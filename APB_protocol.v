==> flow/design.v <==
module APB_master #(parameter ADDR_width = 4, parameter DATA_width = 8)(
	input P_clk,
	input P_reset_n,
	output reg P_sel,
	output reg P_enable,
	output reg P_write,
	output reg [ADDR_width-1:0] P_addr,
	output reg [DATA_width-1:0] P_wdata,
	input [DATA_width-1:0] P_rdata,
	output reg P_wakeup,
	input P_ready,
	input start_transfer,
	input P_slverr,
	output reg P_busy,
	output reg P_valid,
	input rw,
	input [ADDR_width-1:0] addr,
	input [DATA_width-1:0] wdata,
	output reg [DATA_width-1:0] rdata
);
localparam IDLE = 0;
localparam SETUP = 1;
localparam ACCESS = 2;
reg [1:0]state;
always@(posedge P_clk)
begin
	if(!P_reset_n)
	begin
		state <= IDLE;
		P_sel <= 0;
		P_enable <= 0;
		P_busy <= 0;
		P_valid <= 0;
	end
	else begin
		case(state)
			IDLE:
				begin
					P_sel <= 0;
					P_enable <= 0;
					P_wakeup <= 0;
					if(start_transfer) begin 
						 P_wakeup <= 1;
						 P_busy <= 1;
						 state <= SETUP;
					end
					else state <= IDLE;
				end
			SETUP:
				begin
					P_sel <= 1;
					P_enable <= 1;
					P_addr <= addr;
					P_write <= rw;
					if(rw) begin
						P_wdata <= wdata;
					end
					else
					   state <= ACCESS;
				end
			ACCESS:
				begin
					P_sel <= 1;
					P_enable <= 1;
					if(P_ready) begin	
						if(!rw) begin 
							rdata <= P_rdata;
						end
					end
					else begin
					state <= ACCESS;
					end
					P_wakeup <= 0;
					P_busy <= 0;
					P_valid <= 1;
					if(!P_ready) state <= IDLE;
					state <= SETUP;
				end
			default : state <= IDLE;
		endcase
	end
end
endmodule
module APB_protocol #(
parameter ADDR_width = 4, 
parameter DATA_width = 8
)(
	input P_clk,
	input P_reset_n,
	input start_transfer,
	input rw,
	input [ADDR_width-1:0]addr,
	input [DATA_width-1:0]wdata,
	output [DATA_width-1:0]rdata,
	output busy,
	output valid,
	output P_sel,
	output P_enable,
	output wire P_ready
);
wire P_write;
wire [ADDR_width-1:0]P_addr;
wire [DATA_width-1:0]P_wdata;
wire [DATA_width-1:0]P_rdata;
wire P_slverr;
wire P_wakeup;
APB_master #(.ADDR_width(ADDR_width),.DATA_width(DATA_width)) master (
	.P_clk(P_clk),
	.P_reset_n(P_reset_n),
	.P_sel(P_sel),
	.P_enable(P_enable),
	.P_write(P_write),
	.P_addr(P_addr),
	.P_wdata(P_wdata),
	.P_rdata(P_rdata),
	.rw(rw),
	.addr(addr),
	.wdata(wdata),
	.rdata(rdata),
	.P_ready(P_ready),
	.start_transfer(start_transfer),
	.P_slverr(P_slverr),
	.P_wakeup(P_wakeup),
	.P_busy(busy),
	.P_valid(valid)
);
APB_slave #(.ADDR_width(ADDR_width),.DATA_width(DATA_width)) slave(
	.P_clk(P_clk),
	.P_reset_n(P_reset_n),
	.P_sel(P_sel),
	.P_enable(P_enable),
	.P_write(P_write),
	.P_addr(P_addr),
	.P_wdata(P_wdata),
	.P_rdata(P_rdata),
	.P_ready(P_ready),
	.P_slverr(P_slverr)
);
endmodule
module APB_slave #(parameter ADDR_width = 4, parameter DATA_width = 8)(
	input P_clk,
	input P_reset_n,
	input P_sel,
	input P_enable,
	input P_write,
	input [ADDR_width-1:0] P_addr,
	input [DATA_width-1:0] P_wdata,
	output reg [DATA_width-1:0] P_rdata,
	output reg P_ready,
	output reg P_slverr
);
reg [DATA_width-1:0] MEMORY [0:255];
always@(posedge P_clk)
begin
	if(!P_reset_n)
	begin
		P_ready <= 0;
		P_slverr <= 0;
	end 
	else begin
		P_slverr <= 0;
		if(P_sel && P_enable) begin
			P_ready <= 1;
			if(P_write) begin
				MEMORY[P_addr] <= P_wdata;
			end
			else begin
				P_rdata <= MEMORY[P_addr];
			end
		end
	end
end
endmodule
* Tool chain data of APB_protocol
What the tools print for APB_protocol, step after step.
Line numbers count from 1 in the design file above.
Library cell names are shortened.
Not given: -
- Top module :: APB_protocol
- Clock port :: P_clk
- Cell library :: sky130hd
- Timing corner :: tt_025C_1v80

* Elaborated design
Counts by Yosys on the flattened word-level netlist (proc, flatten, opt, wreduce; memories kept). Register bits leave out memories and registers merged into their read ports (data or address). Print and check cells are left out. Cells with the same type and inputs are merged into one.
Yosys's memory passes give these memory sizes; they may raise the number of words (mostly to a power of two), join words into wider ones and drop unused or constant bits.
- Word-level cells :: 40
- Word width x clocked read ports :: 8
- Output and inout bits :: 13
- Input bits :: 16
- RAM bits :: 2048
- Memories kept :: 1
- Bits in registers :: 27
** Memories
- slave.MEMORY :: words 256, bits a word 8, read ports 1, wr ports 1, line 152 : reg [DATA_width-1:0] MEMORY [0:255];
- Multiplexer cells :: 15
- Eq/ne operators :: 4
- Bitwise operators :: 2
- Reduce/logical cells :: 9
** Operators by type and width (number)
- 8-bit two-way mux :: 6
- 3-bit AND reduction :: 2
- 2-bit parallel mux with 3-bit select :: 1
- 1-bit two-way mux :: 5
- 2-bit inequality test (second input constant) :: 2
- 2-bit AND reduction :: 2
- 2-bit nonzero test :: 2
- 4-bit AND reduction :: 1
- 1-bit parallel mux with 2-bit select :: 2
- 1-bit NOT :: 2
- 2-bit by 1-bit equality test with 1-bit output (second input constant) :: 1
- 2-bit equality test (second input constant) :: 1
- 2-bit logical NOT :: 1
- 2-bit OR reduction :: 1
- 2-bit two-way mux :: 1

* Longest topological paths
Depth = most cells in a row (Yosys ltp): at word level without a register or memory, in the mapped netlist without a sequential cell, where the memories' decode and read muxes count.
- Depth after elaboration :: 3
- ABC_AREA :: 0
- Depth in mapped cells :: 5
- Gate-level depth less buffers :: 3

* Netlist
Source: synth_stat.txt of the flow (Yosys; design flattened, memories mapped). It holds for the ABC_AREA given above (unset counts as 0); a run with the other value may have another netlist.
The area totals of this step are shown rounded.
** Cell types
- edfxtp_1 :: number 157, total area 4.71E+03 um^2
- mux4_1 :: number 17, total area 446.678 um^2
- mux4_2 :: number 15, total area 337.824 um^2
- dfxtp_1 :: number 7, total area 140.134 um^2
- a22oi_1 :: number 16, total area 120.115 um^2
- nor2_1 :: number 13, total area 48.797 um^2
- nand2_1 :: number 11, total area 41.29 um^2
- nor2b_1 :: number 6, total area 37.536 um^2
- clkbuf_1 :: number 7, total area 26.275 um^2
- buf_6 :: number 2, total area 22.522 um^2
- buf_12 :: number 1, total area 20.019 um^2
- nor3_1 :: number 4, total area 20.019 um^2
- and2_1 :: number 3, total area 18.768 um^2
- and3b_1 :: number 2, total area 17.517 um^2
- buf_4 :: number 2, total area 15.014 um^2
- o21a_1 :: number 2, total area 15.014 um^2
- and3_1 :: number 2, total area 12.512 um^2
- nand2b_1 :: number 2, total area 12.512 um^2
Other cell types: 10; their cells: 13.
- Standard cells after synthesis :: 282
- Synthesis area :: 6143 um^2
- Area of sequential cells :: 4855 um^2
- Buffer cells :: 15
- Mapped flip-flops :: 164
The figures by module come from a second, unflattened synthesis with its own total; it is not the netlist above.
- Cells (unflattened synthesis) :: 286
- Area (unflattened synthesis) :: 6195 um^2
Each row is one instance without its submodules.
** By module
- APB_slave :: instances 1, cells 240, area 5286 um^2, sequential area 4104 um^2
- APB_master :: instances 1, cells 46, area 908.4 um^2, sequential area 780.7 um^2
- APB_protocol :: instances 1, cells 0, area 0.0 um^2, sequential area 0.0 um^2

* Worst setup path after synthesis
OpenSTA on the mapped netlist: ideal clock, no wires. The path of least setup slack (recovery checks aside). Input and output delay are each 20% of the period. Register names are those of the netlist, which keeps one name where synthesis merged equal registers.
- Kind :: flip-flop to flip-flop
- From :: register master.P_addr[1]
- To :: memory slave.MEMORY[3][0]
- Time at the first pin :: 0 ps
- Data required time :: 1697 ps
- Path delay :: 1950 ps
- Clock period :: 2080 ps
- Setup slack :: 130 ps
- Path buffers :: 2
- Data arrival time :: 1567 ps
- Stages :: 6
- Library setup time :: 383 ps
- Synthesis period reached :: 1950 ps
"path delay" is the arrival time less input delay plus setup time.
"stages" counts driving pins, that of a launching flip-flop among them; a cell with two outputs on the path counts twice.
"synthesis period reached" is the clock period less the worst setup slack; recovery checks do not enter. This is arithmetic on one report: input and output delays are still those of the set period (20% each).
The rows between start and end are the longest chain of elaborated cells between them; the timing report does not say that the signal goes this way. Where chains are equally long, one stands for them.
Each line given opens the expression or statement behind the cell; cells for indexed reads and writes are added by Yosys, which also makes memories of some case tables.
- Cells stage by stage :: edfxtp_1 buf_2 buf_2 and3_1 nand3_1 nor3_1
- Cells in the longest elaborated chain :: 3
- Elaborated cells between the ends (all ways) :: 3
- RTL lines with such cells :: 3
- Those cells by class :: mux (3)
** Ends and longest elaborated chain, post-synthesis
- start: declaration :: line 7 : output reg [ADDR_width-1:0] P_addr,
- start: assignment :: line 53 : P_addr <= addr;
- 8-bit two-way mux :: line 164 : if(P_write) begin
- 8-bit two-way mux :: line 162 : if(P_sel && P_enable) begin
- 8-bit two-way mux :: line 155 : if(!P_reset_n)
- end: declaration :: line 152 : reg [DATA_width-1:0] MEMORY [0:255];

* Path in the finished layout
Path of least setup slack in the final report of job 1 (OpenROAD, finished layout, wires in). Where an end is a register, its clock arrival counts in the times.
The path's times are printed in steps of 10 ps; the period is the one set.
- Kind :: flip-flop to output port
- From :: register master.P_sel
- To :: output P_sel
- Output delay :: 470 ps
- Data required time :: 1870 ps
- Stages :: 2
- Clock period :: 2340 ps
- Data arrival time :: 1520 ps
- Path buffers :: 1
- Setup slack :: 350 ps
- Time at the first pin :: 420 ps
At most two assigning lines are given for a register; there are more.
- Cells stage by stage :: dfxtp_1 clkdlybuf4s50_1
- Cells in the longest elaborated chain :: 0
- Elaborated cells between the ends (all ways) :: 0
- RTL lines with such cells :: 0
** Ends and longest elaborated chain, post-layout
- start: declaration :: line 4 : output reg P_sel,
- start: assignment :: line 30 : P_sel <= 0;
- start: assignment :: line 39 : P_sel <= 0;
- end: declaration :: line 97 : output P_sel,

FLOW RESULTS
============

Measured data: module APB_protocol, platform sky130hd, 2 stored runs of the flow under differing settings, order arbitrary. Input and output delays are each 20% of the period that was set; the output load is 0.01 pF.
"period reached": clock period set for the run, less the worst setup slack. It is reckoned from that one timing run; input and output delays stay at 20% of the period that was set.
By "worst path time" is meant the share of the clock period that the worst setup path is allowed (20% is reserved at inputs, 20% at outputs), minus its slack. Clock arrival times at its registers enter into it.
By "power consumption" is meant OpenSTA's value without simulated activity: inputs other than the clock are taken to toggle once in ten clock periods, and the tool carries that through the logic.
"worst path time" is known to 10 ps.
Values from the reports are rounded here.

** Job 1
- Settings :: period_ns=2.34; CORE_UTILIZATION=21; CAP_MARGIN=20; CORE_MARGIN=2; SLEW_MARGIN=20
- Mapped cell area after synthesis :: 6,143 um^2
- Total die area :: 30,640 um^2
- Standard-cell area after layout :: 7,562 um^2
- Utilization after layout :: 0.263
- Smallest setup slack :: 351 ps
- Total negative slack on setup checks :: 0 ps
- Worst hold slack in the final report :: 417 ps
- Power consumption :: 6,087 µW
- Period reached :: 1,989 ps
- Worst path time :: 1,520 ps
- Worst setup path type :: flip-flop to output port

** Job 2
- Settings :: period_ns=2.0; CORE_UTILIZATION=29; PLACE_DENSITY_LB_ADDON=0.09; CELL_PAD_IN_SITES_GLOBAL_PLACEMENT=1; ABC_AREA=0; GPL_TIMING_DRIVEN=0; CTS_CLUSTER_SIZE=62; CAP_MARGIN=10; CORE_MARGIN=2; SLEW_MARGIN=20
- Mapped cell area after synthesis :: 6,143 um^2
- Total die area :: 22,360 um^2
- Standard-cell area after layout :: 7,734 um^2
- Utilization after layout :: 0.37
- Smallest setup slack :: 20 ps
- Total negative slack on setup checks :: 0 ps
- Worst hold slack in the final report :: 419 ps
- Power consumption :: 7,328 µW
- Period reached :: 1,980 ps
- Worst path time :: 1,980 ps
- Worst setup path type :: flip-flop to flip-flop
